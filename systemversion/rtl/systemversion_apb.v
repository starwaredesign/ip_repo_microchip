==> flow/design.v <==
`timescale 1ns/1ns
module systemversion #(  
  parameter integer ADDRWIDTH          = 16,
  parameter integer C_VER_MAJ          = 0 ,
  parameter integer C_VER_MIN          = 1 ,
  parameter integer C_VER_BUILD        = 0 ,
  parameter integer C_BOARD_TYPE_WIDTH = 4 ,
  parameter integer C_BOARD_REV_WIDTH  = 4
) (
  input                               pclk,
  input                               presetn,
  input                               psel,  
  input      [         ADDRWIDTH-1:0] paddr,
  input                               penable,
  input      [                  31:0] pwdata,
  input                               pwrite,
  output reg                          pready,
  output reg [                  31:0] prdata,
  output                              pslverr,
  input      [C_BOARD_TYPE_WIDTH-1:0] board_type,
  input      [ C_BOARD_REV_WIDTH-1:0] board_rev
);
wire [31:0] fpga_ver_reg;
wire [31:0] fpga_ver_build_reg;
wire [31:0] board_reg;
assign fpga_ver_reg[(((0) + 8) + 8)+:16]   = 'b0;
assign fpga_ver_reg[((0) + 8)+:8]     = C_VER_MAJ;
assign fpga_ver_reg[(0)+:8]     = C_VER_MIN;
assign fpga_ver_build_reg[31:0] = C_VER_BUILD;
reg [C_BOARD_TYPE_WIDTH-1:0]     board_type_d1;  ;
reg [C_BOARD_TYPE_WIDTH-1:0]     board_type_d2;  ;
reg [ C_BOARD_REV_WIDTH-1:0]     board_rev_d1 ;  ;
reg [ C_BOARD_REV_WIDTH-1:0]     board_rev_d2 ;  ;
always @(posedge pclk or negedge presetn)
begin
  if (presetn == 1'b0) begin
    board_type_d1 <= 'b0;
    board_type_d2 <= 'b0;
    board_rev_d1  <= 'b0;
    board_rev_d2  <= 'b0;
  end else begin
    board_type_d1 <= board_type;
    board_type_d2 <= board_type_d1;
    board_rev_d1  <= board_rev;
    board_rev_d2  <= board_rev_d1;
  end
end
assign board_reg[16+:16] = board_type_d2;
assign board_reg[ 0+:16] = board_rev_d2;
assign pslverr = 1'b0;
always @(posedge pclk or negedge presetn)
  begin
    if (presetn == 1'b0)
      pready <= 1'b0;
    else 
      pready <= psel;
  end
always @(posedge pclk or negedge presetn)
  begin
    if (presetn == 1'b0)
      prdata <= 0;
    else if (psel == 1'b1)
      case (paddr[ADDRWIDTH-1:2])
        0       : prdata <= fpga_ver_reg;
        1 : prdata <= fpga_ver_build_reg;
        2          : prdata <= board_reg;
        default         : prdata <= 0;
      endcase
  end
endmodule
### Reports on systemversion

What the tools print for systemversion, step after step.
Lines are those of the file above, counted from 1.
Operators: Yosys type, input widths -> output width; for muxes data width and select width s.
Cell names lack the library's common part.
The mark - stands for no value.

| design | value |
|---|---|
| top | systemversion |
| clock input | pclk |
| cell library | sky130hd |
| timing corner | tt_025C_1v80 |

### Elaborated design

Yosys after proc, flatten, opt, wreduce and memory -nomap, before mapping. Enables and synchronous resets that opt folds into registers are not counted as muxes. Memory bits, and registers merged into a memory's read port (data or address), are not among the register bits. Print and check cells are not counted. Equal cells are merged and count once.

| storage and ports | value |
|---|---|
| flip-flop bits (word level) | 49 |
| input port bits | 61 |
| output and inout bits | 34 |
| word-level cells | 9 |

| cells by class | value |
|---|---|
| equality and inequality tests | 1 |
| mux-type cells | 1 |
| reductions and logical operators | 1 |

Operators by type and width:

| kind | count |
|---|---|
| $pmux 20 s2 | 1 |
| $eq 14x2->1 const B | 1 |
| $logic_not 14->1 | 1 |

### Longest topological paths

Longest topological path by Yosys (ltp), each cell counted once; first at word level (registers and memories cut), then after technology mapping (sequential cells cut; the memories' decode and read muxes count).

| logic depth | value |
|---|---|
| depth after elaboration | 2 |
| ABC_AREA | 0 |
| mapped depth | 4 |

### Synthesis result

Yosys stat after the flow's synthesis: flattened, memories mapped to cells. It holds for the ABC_AREA given above (unset counts as 0); a run with the other value may have another netlist.
Totals and module areas in this step are rounded.

| synthesis totals | value |
|---|---|
| cell count | 83 |
| mapped area | 1,000 um^2 |
| sequential area | 630 um^2 |
| mapped flip-flops | 25 |
| buffers | 26 |

Cells by type:

| cell | count |
|---|---|
| dfrtp_1 | 25 |
| buf_4 | 26 |
| inv_1 | 15 |
| o22ai_1 | 8 |
| nor4_2 | 2 |
| and4bb_1 | 1 |
| nand4_2 | 1 |
| nor3b_1 | 1 |
| nand4_1 | 1 |
| nor2b_1 | 1 |
| nor3_1 | 1 |
| conb_1 | 1 |

### Path before layout

Path of least setup slack by OpenSTA after synthesis, without wires, with an ideal clock, recovery checks aside; 20% of the period is set as input and as output delay. Where synthesis merged equal registers, the netlist keeps one of their names.

| timing path post-synthesis | value |
|---|---|
| kind | input port to flip-flop |
| from | input port paddr[8] |
| to | register prdata[16] |
| period | 1,880 ps |
| data arrival time | 1,040 ps |
| setup slack | 756 ps |
| path delay | 748 ps |
| stages | 3 |
| buffers on the path | 0 |
| synthesis period reached | 1,124 ps |

"path delay" = arrival - input delay + setup time.
"stages" counts driving pins, that of a launching flip-flop among them; a cell with two outputs on the path counts twice.
"synthesis period reached" = period - worst setup slack (recovery checks aside). The figure is calculated, with input and output delays left at 20% of the set period.
The rows between start and end are the longest chain of elaborated cells between them; the timing report does not say that the signal goes this way. Where chains are equally long, one stands for them.
Each line given opens the expression or statement behind the cell; cells for indexed reads and writes are added by Yosys, which also makes memories of some case tables.
A register here has more assigning lines than the two given.

| between the ends, post-synthesis | value |
|---|---|
| cell sequence | nor4_2 > nand4_2 > o22ai_1 |
| cells in the longest elaborated chain | 2 |
| elaborated cells between the ends (all ways) | 3 |
| RTL lines with such cells | 1 |

RTL lines, path post-synthesis:

| what | RTL line | RTL |
|---|---|---|
| from (decl) | 13 | `input      [         ADDRWIDTH-1:0] paddr,` |
| $eq 14x2->1 | 63 | `case (paddr[ADDRWIDTH-1:2])` |
| $pmux 20 s2 | 63 |  |
| to (assign) | 64 | `0       : prdata <= fpga_ver_reg;` |
| to (assign) | 65 | `1 : prdata <= fpga_ver_build_reg;` |
| to (decl) | 18 | `output reg [                  31:0] prdata,` |

### Worst path after layout

From the final timing report of flow run A: the path of least setup slack in the routed layout; clock arrival at registers is part of the times.
The report prints the path's times to 10 ps; the period is as set.

| timing path post-layout | value |
|---|---|
| kind | flip-flop to output port |
| from | register prdata[18] |
| to | output port prdata[18] |
| period | 737 ps |
| external output delay | 150 ps |
| data arrival time | 860 ps |
| setup slack | -270 ps |
| stages | 2 |
| buffers on the path | 1 |

A register here has more assigning lines than the two given.

| between the ends, post-layout | value |
|---|---|
| cell sequence | dfrtp_1 > buf_2 |
| cells in the longest elaborated chain | 0 |
| elaborated cells between the ends (all ways) | 0 |
| RTL lines with such cells | 0 |

RTL lines, path post-layout:

| what | RTL line | RTL |
|---|---|---|
| from (decl) | 18 | `output reg [                  31:0] prdata,` |
| from (assign) | 64 | `0       : prdata <= fpga_ver_reg;` |
| from (assign) | 65 | `1 : prdata <= fpga_ver_build_reg;` |
| to (decl) | 18 |  |

FLOW RESULTS
============

Measured results for systemversion: 2 stored runs of the Yosys and OpenROAD flow on sky130hd. The settings differ; the order carries no meaning. The constraints put input and output delay at 20% of the set period each and load the outputs with 0.01 pF.
"achieved clock period": clock period set for the run, less the worst setup slack. It is reckoned from that one timing run; input and output delays stay at 20% of the period that was set.
By "time used up by the worst setup path" is meant the share of the clock period that the worst setup path is allowed (20% is reserved at inputs, 20% at outputs), minus its slack. Clock arrival times at its registers enter into it.
"total power after layout" rests on the timing tool's default activity at the inputs, not on a simulated workload.
"time used up by the worst setup path" is given in steps of 10 ps.
The results are shown rounded.
Among the settings, -- means not set for that run.

| name | flow run A | flow run B |
|---|---|---|
| period_ns | 0.737 | 0.815 |
| CORE_UTILIZATION | 64 | 24 |
| SETUP_SLACK_MARGIN | -0.03 | -- |
| PLACE_DENSITY | 0.66 | 0.79 |
| GPL_ROUTABILITY_DRIVEN | 1 | 1 |
| CAP_MARGIN | 20 | 25 |
| CORE_MARGIN | 2 | 2 |
| SLEW_MARGIN | 20 | 20 |
| CELL_PAD_IN_SITES_GLOBAL_PLACEMENT | -- | 1 |
| CTS_CLUSTER_DIAMETER | -- | 78 |
| chip area after synthesis (Yosys) (um^2) | 1,000 | 1,000 |
| overall die area (um^2) | 1,900 | 4,700 |
| standard-cell area of the final layout (um^2) | 1,300 | 1,400 |
| utilization after routing (%) | 88 | 36 |
| worst setup slack after layout (ps) | -270 | -160 |
| setup total negative slack (ps) | -2,300 | -1,200 |
| total power after layout (W) | 0.0022 | 0.0023 |
| achieved clock period (ps) | 1,011 | 971 |
| time used up by the worst setup path (ps) | 860 | 810 |
| critical path kind | flip-flop to output port | flip-flop to output port |
